==> flow/design.v <==
module LD_Driver_ASMD_v_jin(
   output reg [12:0] I_out,
   output reg Start_C,
   output reg Clr_C,
   input [12:0] I_set,
   input SW_ON, LD_ON, C_out,
   input CLK, Clrn
);
   reg LD_ON_reg;  
   reg [12:0] I_set_reg;  
   reg [12:0] I_incr;  
   reg [2:0] pstate, nstate;
   reg set_I_reg, set_I_incr, rst_LD, set_LD, clr_I_out, rst_Start_C, set_Start_C,
   rst_Clr_C, set_Clr_C, incr_I, decr_I;
   parameter S0=3'b000, S1=3'b001, S2=3'b010, S3=3'b011, S4=3'b100, S5=3'b101;
   always @(posedge CLK, negedge Clrn) begin
      if(~Clrn) pstate <= S0;
      else pstate <= nstate;  
   end
   always @(SW_ON, LD_ON_reg, pstate, I_out, I_set_reg) begin
      case(pstate)
         S0:
         begin
            if(SW_ON & LD_ON_reg) nstate <= S1;
            else nstate <= S0;
         end
         S1:
         begin
           if(SW_ON & LD_ON_reg) begin
              if(I_out >= I_set_reg) nstate <= S3;
              else nstate <= S1;
           end
           else nstate <= S2;
         end
         S2:
         begin
            if(SW_ON) begin
               if(LD_ON_reg) nstate <= S1;
               else nstate <= S2;
            end
            else
               if(I_out <= 4'b1010) nstate <= S0;
               else nstate <= S2;
         end
         default:
         begin
            if(SW_ON & LD_ON_reg) begin
               if (I_out != I_set_reg) begin
                  if(I_out < I_set_reg) nstate <= S4;  
                  else nstate <= S5;
               end
            else nstate <= S3;
           end
           else nstate <= S2;
         end
      endcase
   end
   always @(SW_ON, LD_ON_reg, pstate, I_out, I_set_reg) begin
      rst_LD <= 1'b0;
      set_LD <= 1'b0;
      clr_I_out <= 1'b0;
      rst_Start_C <= 1'b0;
      set_Start_C <= 1'b0;
      rst_Clr_C <= 1'b0;
      set_Clr_C <= 1'b0;
      incr_I <= 1'b0;
      decr_I <= 1'b0;
      if (SW_ON) set_LD <= 1'b1;
      else rst_LD <= 1'b1;
      set_I_reg <= 1'b1;  
      set_I_incr <= 1'b1;  
      case (pstate)
         S0:
         begin
            clr_I_out <= 1'b1;
            if(SW_ON) begin
               set_Start_C <= 1'b1;
               rst_Clr_C <= 1'b1;
            end
            else rst_Start_C <= 1'b1;
         end
         S1:
         begin
            if(SW_ON) begin
               if(LD_ON_reg) begin
                  rst_Clr_C <= 1'b1;
                  if(I_out < I_set_reg) begin
                     if(C_out == 1'b1) begin
                        incr_I <= 1'b1;
                     end
                  end
                end
              else Clr_C <= 1'b1;
            end
            else Clr_C <= 1'b1;
          end
          S2:
          begin
             if(SW_ON) begin
                if(!LD_ON_reg) begin
                   rst_Clr_C <= 1'b1;
                   if(I_out >= 4'b1010) begin
                      if(C_out == 1'b1) begin
                         decr_I <= 1'b1;
                      end
                   end
                end
                else Clr_C <= 1'b1;
             end
             else begin
                if(I_out >= 4'b1010) begin
                   rst_Clr_C <= 1'b1;
                   if(C_out == 1'b1) begin
                      decr_I <= 1'b1;
                   end
                end
                else Clr_C <= 1'b1;
             end
          end
          S3:
             set_Clr_C <= 1'b1;
          S4:
          begin
             if(SW_ON) begin
                if(LD_ON_reg) begin
                   rst_Clr_C <= 1'b1;
                   if(I_out < I_set_reg) begin
                      if(C_out == 1'b1) begin
                         incr_I <= 1'b1;
                      end
                   end
                end
                else Clr_C <= 1'b1;
             end
             else Clr_C <= 1'b1;
          end
          S5:
          begin
             if(SW_ON) begin
                if(LD_ON_reg) begin
                   rst_Clr_C <= 1'b1;
                   if(I_out > I_set_reg) begin
                      if(C_out == 1'b1) begin
                         decr_I <= 1'b1;
                      end
                   end
                end
                else Clr_C <= 1'b1;
             end
             else Clr_C <= 1'b1;
          end
      endcase
   end
   always @ ( posedge CLK, negedge Clrn ) begin
      if(~Clrn) begin
         I_out <= 13'b0;
         LD_ON_reg <= 1'b0;
         I_set_reg <= 13'b0;
         I_incr <= 13'b0;
      end
      else begin
         if(set_I_reg) I_set_reg <= I_set;  
         if(set_I_incr) I_incr <= (I_set >> 10);   
         if(rst_LD) LD_ON_reg <= 1'b0;
         if(set_LD) LD_ON_reg <= LD_ON;
         if(clr_I_out) I_out <= 13'b0;
         if(rst_Start_C) Start_C <= 1'b0;
         if(set_Start_C) Start_C <= 1'b1;
         if(rst_Clr_C) Clr_C <= 1'b0;
         if(set_Clr_C) Clr_C <= 1'b1;
         if(incr_I) I_out <= I_out + I_incr;
         if(decr_I) I_out <= I_out - (I_incr << 1);
      end
   end
endmodule
Tool chain data of LD_Driver_ASMD_v_jin
The steps from the RTL of LD_Driver_ASMD_v_jin to its reports follow in flow order.
Lines are those of the file above, counted from 1.
Cell names lack the library's common part.
{ "design": {"top_module": "LD_Driver_ASMD_v_jin", "clk_port": "CLK", "cell_library": "sky130hd", "lib_corner": "tt_025C_1v80"} }

Word level
Yosys after proc, flatten, opt, wreduce and memory -nomap, before mapping. Memory bits, and registers merged into a memory's read port (data or address), are not among the register bits. Print and check cells are not counted. Equal cells are merged and count once.
{ "word_totals": {"ff_bits": 34, "latch_bits": 0, "ram_bits": 0, "mem_bits_ro": 0, "clocked_rd_ports_x_width": 0, "memories": 0, "input_bits": 18, "word_cells": 58} }
{ "op_classes": {"addsub": 2, "mul": 0, "n_div": 0, "compare": 5, "equal": 6, "shift": 0, "muxes": 33, "n_logic": 1, "reduce_logical": 5} }
{ "ops": {"columns": ["operator", "n"], "rows": [
  ["two-way mux 13 bit", 3],
  ["two-way mux 1 bit", 21],
  [">= comparator 13 bit", 1],
  ["greater-than comparator 13 bit", 1],
  ["less-than comparator 13 bit", 1],
  ["inequality test 13 bit", 1],
  ["adder 13 x 3 -> 13 bit", 1],
  ["subtractor 13 x 4 -> 13 bit", 1],
  [">= comparator 13 x 4 -> 1 bit with constant B", 1],
  ["<= comparator 13 x 4 -> 1 bit with constant B", 1],
  ["two-way mux 2 bit", 5],
  ["parallel mux 3 bit (select 3 bit)", 1],
  ["equality test 3 bit with constant B", 2],
  ["two-way mux 3 bit", 2],
  ["equality test 3 x 1 -> 1 bit with constant B", 1],
  ["equality test 3 x 2 -> 1 bit with constant B", 1],
  ["logical NOT 3 bit", 1],
  ["nonzero test 3 bit", 1],
  ["inequality test 2 x 1 -> 1 bit with constant B", 1],
  ["AND reduction 2 bit", 1],
  ["nonzero test 2 bit", 1],
  ["OR reduction 2 bit", 1],
  ["parallel mux 1 bit (select 2 bit)", 1],
  ["bitwise AND 1 bit", 1]
]} }

Logic depth
Longest topological path by Yosys (ltp), each cell counted once; first at word level (registers and memories cut), then after technology mapping (sequential cells cut; the memories' decode and read muxes count).
{ "depth": {"depth_word": 7, "ABC_AREA": 0, "depth_mapped": 10, "depth_no_buf": 8} }

Synthesis result
Source: synth_stat.txt of the flow (Yosys; design flattened, memories mapped). It holds for the ABC_AREA given above (unset counts as 0); a run with the other value may have another netlist.
{ "synth_totals": {"stdcells": 231, "mapped_area_mm2": 0.0022034, "seq_area_mm2": 0.0008571, "ff_cells": 34, "buffers": 9} }
{ "by_type": {"columns": ["type", "n", "type_area_um2"], "rows": [
  ["dfrtp_1", 32, 800.768],
  ["ha_1", 19, 237.728],
  ["inv_1", 21, 78.826],
  ["nand2_1", 18, 67.565],
  ["xnor2_1", 7, 61.309],
  ["a21oi_1", 10, 50.048],
  ["nor2_1", 13, 48.797],
  ["a31oi_1", 7, 43.792],
  ["fa_1", 2, 40.038],
  ["nor3_1", 8, 40.038],
  ["o21ai_0", 8, 40.038],
  ["nand4_1", 6, 37.536],
  ["a32oi_1", 4, 35.034],
  ["nand3_1", 7, 35.034],
  ["a222oi_1", 3, 30.029],
  ["edfxtp_1", 1, 30.029],
  ["dfstp_2", 1, 26.275],
  ["o221ai_1", 3, 26.275]
]} }
Not listed: further types 37, cells in them 61.

Path before layout
Source: OpenSTA report_checks on the synthesized netlist (no wires, ideal clock, input and output delay 20% of the period each), path of least setup slack; recovery checks are left aside. Register names are those of the netlist, which keeps one name where synthesis merged equal registers.
{ "synth_timing": {"kind": "register to register", "start": "reg I_out[3]", "end": "reg I_out[9]", "tclk_ns": 2.57, "setup_time_ns": 0.086, "t_first_pin_ns": 0.000, "t_arrival_ns": 2.386, "required_time_ns": 2.484, "path_slack_ns": 0.098, "delay_ns": 2.472, "stages": 9, "path_buffers": 1, "period_less_setup_slack_ns": 2.472} }
"delay_ns" = arrival - input delay + setup time.
"stages": output pins that drive a net of the path, with the launching flip-flop's if there is one; two outputs of one cell count as two.
"period_less_setup_slack_ns" is the clock period less the worst setup slack; recovery checks do not enter. This is arithmetic on one report: input and output delays are still those of the set period (20% each).
The rows between start and end are the longest chain of elaborated cells between them; the timing report does not say that the signal goes this way. Where chains are equally long, one stands for them.
Each line given opens the expression or statement behind the cell; cells for indexed reads and writes are added by Yosys, which also makes memories of some case tables.
A register here has more assigning lines than the two given.
{ "synth_via": {"cell_sequence": "dfrtp_1 ha_1 nand3_1 o21bai_1 a311o_1 a31o_1 buf_6 or4_1 a32oi_1", "elab_chain_cells": 7} }
{ "synth_rtl": {"columns": ["element", "line_no", "text"], "rows": [
  ["start, declared", 2, "output reg [12:0] I_out,"],
  ["start, assigned", 171, "if(incr_I) I_out <= I_out + I_incr;"],
  ["start, assigned", 172, "if(decr_I) I_out <= I_out - (I_incr << 1);"],
  ["less-than comparator 13 bit", 87, "if(I_out < I_set_reg) begin"],
  ["two-way mux 1 bit", 87, null],
  ["two-way mux 1 bit", 85, "if(LD_ON_reg) begin"],
  ["two-way mux 1 bit", 84, "if(SW_ON) begin"],
  ["two-way mux 1 bit", 72, "case (pstate)"],
  ["two-way mux 13 bit", 171, null],
  ["two-way mux 13 bit", 172, null],
  ["end, assigned", 171, null],
  ["end, assigned", 172, null],
  ["end, declared", 2, null]
]} }

Path in the finished layout
From the final timing report of record 1: the path of least setup slack in the routed layout; clock arrival at registers is part of the times.
{ "layout_timing": {"kind": "register to register", "start": "reg I_out[8]", "end": "reg I_out[8]", "tclk_ns": 4.43, "setup_time_ns": 0.12, "t_first_pin_ns": 0.30, "t_arrival_ns": 3.22, "required_time_ns": 4.61, "path_slack_ns": 1.39, "stages": 7, "path_buffers": 0} }
The rows between start and end are the longest chain of elaborated cells between them; the timing report does not say that the signal goes this way. Where chains are equally long, one stands for them.
A register here has more assigning lines than the two given.
{ "layout_via": {"cell_sequence": "dfrtp_1 ha_1 nand4_1 a311o_1 and3_2 o31a_1 a222oi_1", "elab_chain_cells": 7} }
{ "layout_rtl": {"columns": ["element", "line_no", "text"], "rows": [
  ["start, declared", 2, "output reg [12:0] I_out,"],
  ["start, assigned", 171, "if(incr_I) I_out <= I_out + I_incr;"],
  ["start, assigned", 172, "if(decr_I) I_out <= I_out - (I_incr << 1);"],
  ["less-than comparator 13 bit", 87, "if(I_out < I_set_reg) begin"],
  ["two-way mux 1 bit", 87, null],
  ["two-way mux 1 bit", 85, "if(LD_ON_reg) begin"],
  ["two-way mux 1 bit", 84, "if(SW_ON) begin"],
  ["two-way mux 1 bit", 72, "case (pstate)"],
  ["two-way mux 13 bit", 171, null],
  ["two-way mux 13 bit", 172, null],
  ["end, assigned", 171, null],
  ["end, assigned", 172, null],
  ["end, declared", 2, null]
]} }

Lab notebook: LD_Driver_ASMD_v_jin

Record of 2 stored runs of the RTL-to-layout flow on LD_Driver_ASMD_v_jin, platform sky130hd. The runs are unordered. Constraints: input delay and output delay 20% of the set period each, output load 0.01 pF.
"achieved_clock_period_ns" is the run's clock period less its worst setup slack. It is reckoned from that one timing run; input and output delays stay at 20% of the period that was set.
By "worst_path_allowed_less_slack_ns" is meant the share of the clock period that the worst setup path is allowed (20% is reserved at inputs, 20% at outputs), minus its slack. Clock arrival times at its registers enter into it.

Record 1
==> flow/run.sh <==
#!/bin/bash
# the make line also repeats the synthesis and layout settings of config.mk as NAME=value (left out here)
make -C /OpenROAD-flow-scripts/flow DESIGN_CONFIG=/design/flow/config.mk WORK_HOME=/design/flow/orfs CLKGATE_MAP_FILE= finish
==> flow/config.mk <==
export PLATFORM = sky130hd
export DESIGN_NAME = LD_Driver_ASMD_v_jin
export DESIGN_NICKNAME = LD_Driver_ASMD_v_jin
export VERILOG_FILES = /design/flow/design.v
export SDC_FILE = /design/flow/constraint.sdc
export NUM_CORES = 4
export LEC_CHECK = 0
export ABC_AREA = 0
export CAP_MARGIN = 20
export CELL_PAD_IN_SITES_DETAIL_PLACEMENT = 2
export CORE_MARGIN = 3
export CORE_UTILIZATION = 36
export CTS_CLUSTER_DIAMETER = 118
export GPL_TIMING_DRIVEN = 1
export MIN_ROUTING_LAYER = met2
export PLACE_DENSITY_LB_ADDON = 0.15
export SETUP_SLACK_MARGIN = 1.12
export SLEW_MARGIN = 5
==> flow/constraint.sdc <==
create_clock -name core_clock -period 4.43 [get_ports {CLK}]
set_input_delay 0.8860 -clock core_clock [delete_from_list [all_inputs] [get_ports {CLK}]]
set_output_delay 0.8860 -clock core_clock [all_outputs]
set_load 0.01 [all_outputs]

==> results of record 1, as JSON <==
{
  "synth_chip_area_mm2": 0.0022034,
  "total_die_area_mm2": 0.0070955,
  "final_util_pct": 47.0,
  "ws_setup_ns": 1.393,
  "setup_tns_ns": 0.000,
  "achieved_clock_period_ns": 3.037,
  "worst_path_allowed_less_slack_ns": 3.04,
  "path_kind": "register to register"
}

Record 2
==> flow/run.sh <==
#!/bin/bash
# the make line also repeats the synthesis and layout settings of config.mk as NAME=value (left out here)
make -C /OpenROAD-flow-scripts/flow DESIGN_CONFIG=/design/flow/config.mk WORK_HOME=/design/flow/orfs CLKGATE_MAP_FILE= finish
==> flow/config.mk <==
export PLATFORM = sky130hd
export DESIGN_NAME = LD_Driver_ASMD_v_jin
export DESIGN_NICKNAME = LD_Driver_ASMD_v_jin
export VERILOG_FILES = /design/flow/design.v
export SDC_FILE = /design/flow/constraint.sdc
export NUM_CORES = 4
export LEC_CHECK = 0
export CAP_MARGIN = 20
export CORE_MARGIN = 2
export CORE_UTILIZATION = 40
export SETUP_SLACK_MARGIN = 0.34
export SLEW_MARGIN = 20
==> flow/constraint.sdc <==
create_clock -name core_clock -period 2.92 [get_ports {CLK}]
set_input_delay 0.5840 -clock core_clock [delete_from_list [all_inputs] [get_ports {CLK}]]
set_output_delay 0.5840 -clock core_clock [all_outputs]
set_load 0.01 [all_outputs]

==> results of record 2, as JSON <==
{
  "synth_chip_area_mm2": 0.0022034,
  "total_die_area_mm2": 0.0061184,
  "final_util_pct": 52.8,
  "ws_setup_ns": 0.461,
  "setup_tns_ns": 0.000,
  "achieved_clock_period_ns": 2.459,
  "worst_path_allowed_less_slack_ns": 2.46,
  "path_kind": "register to register"
}
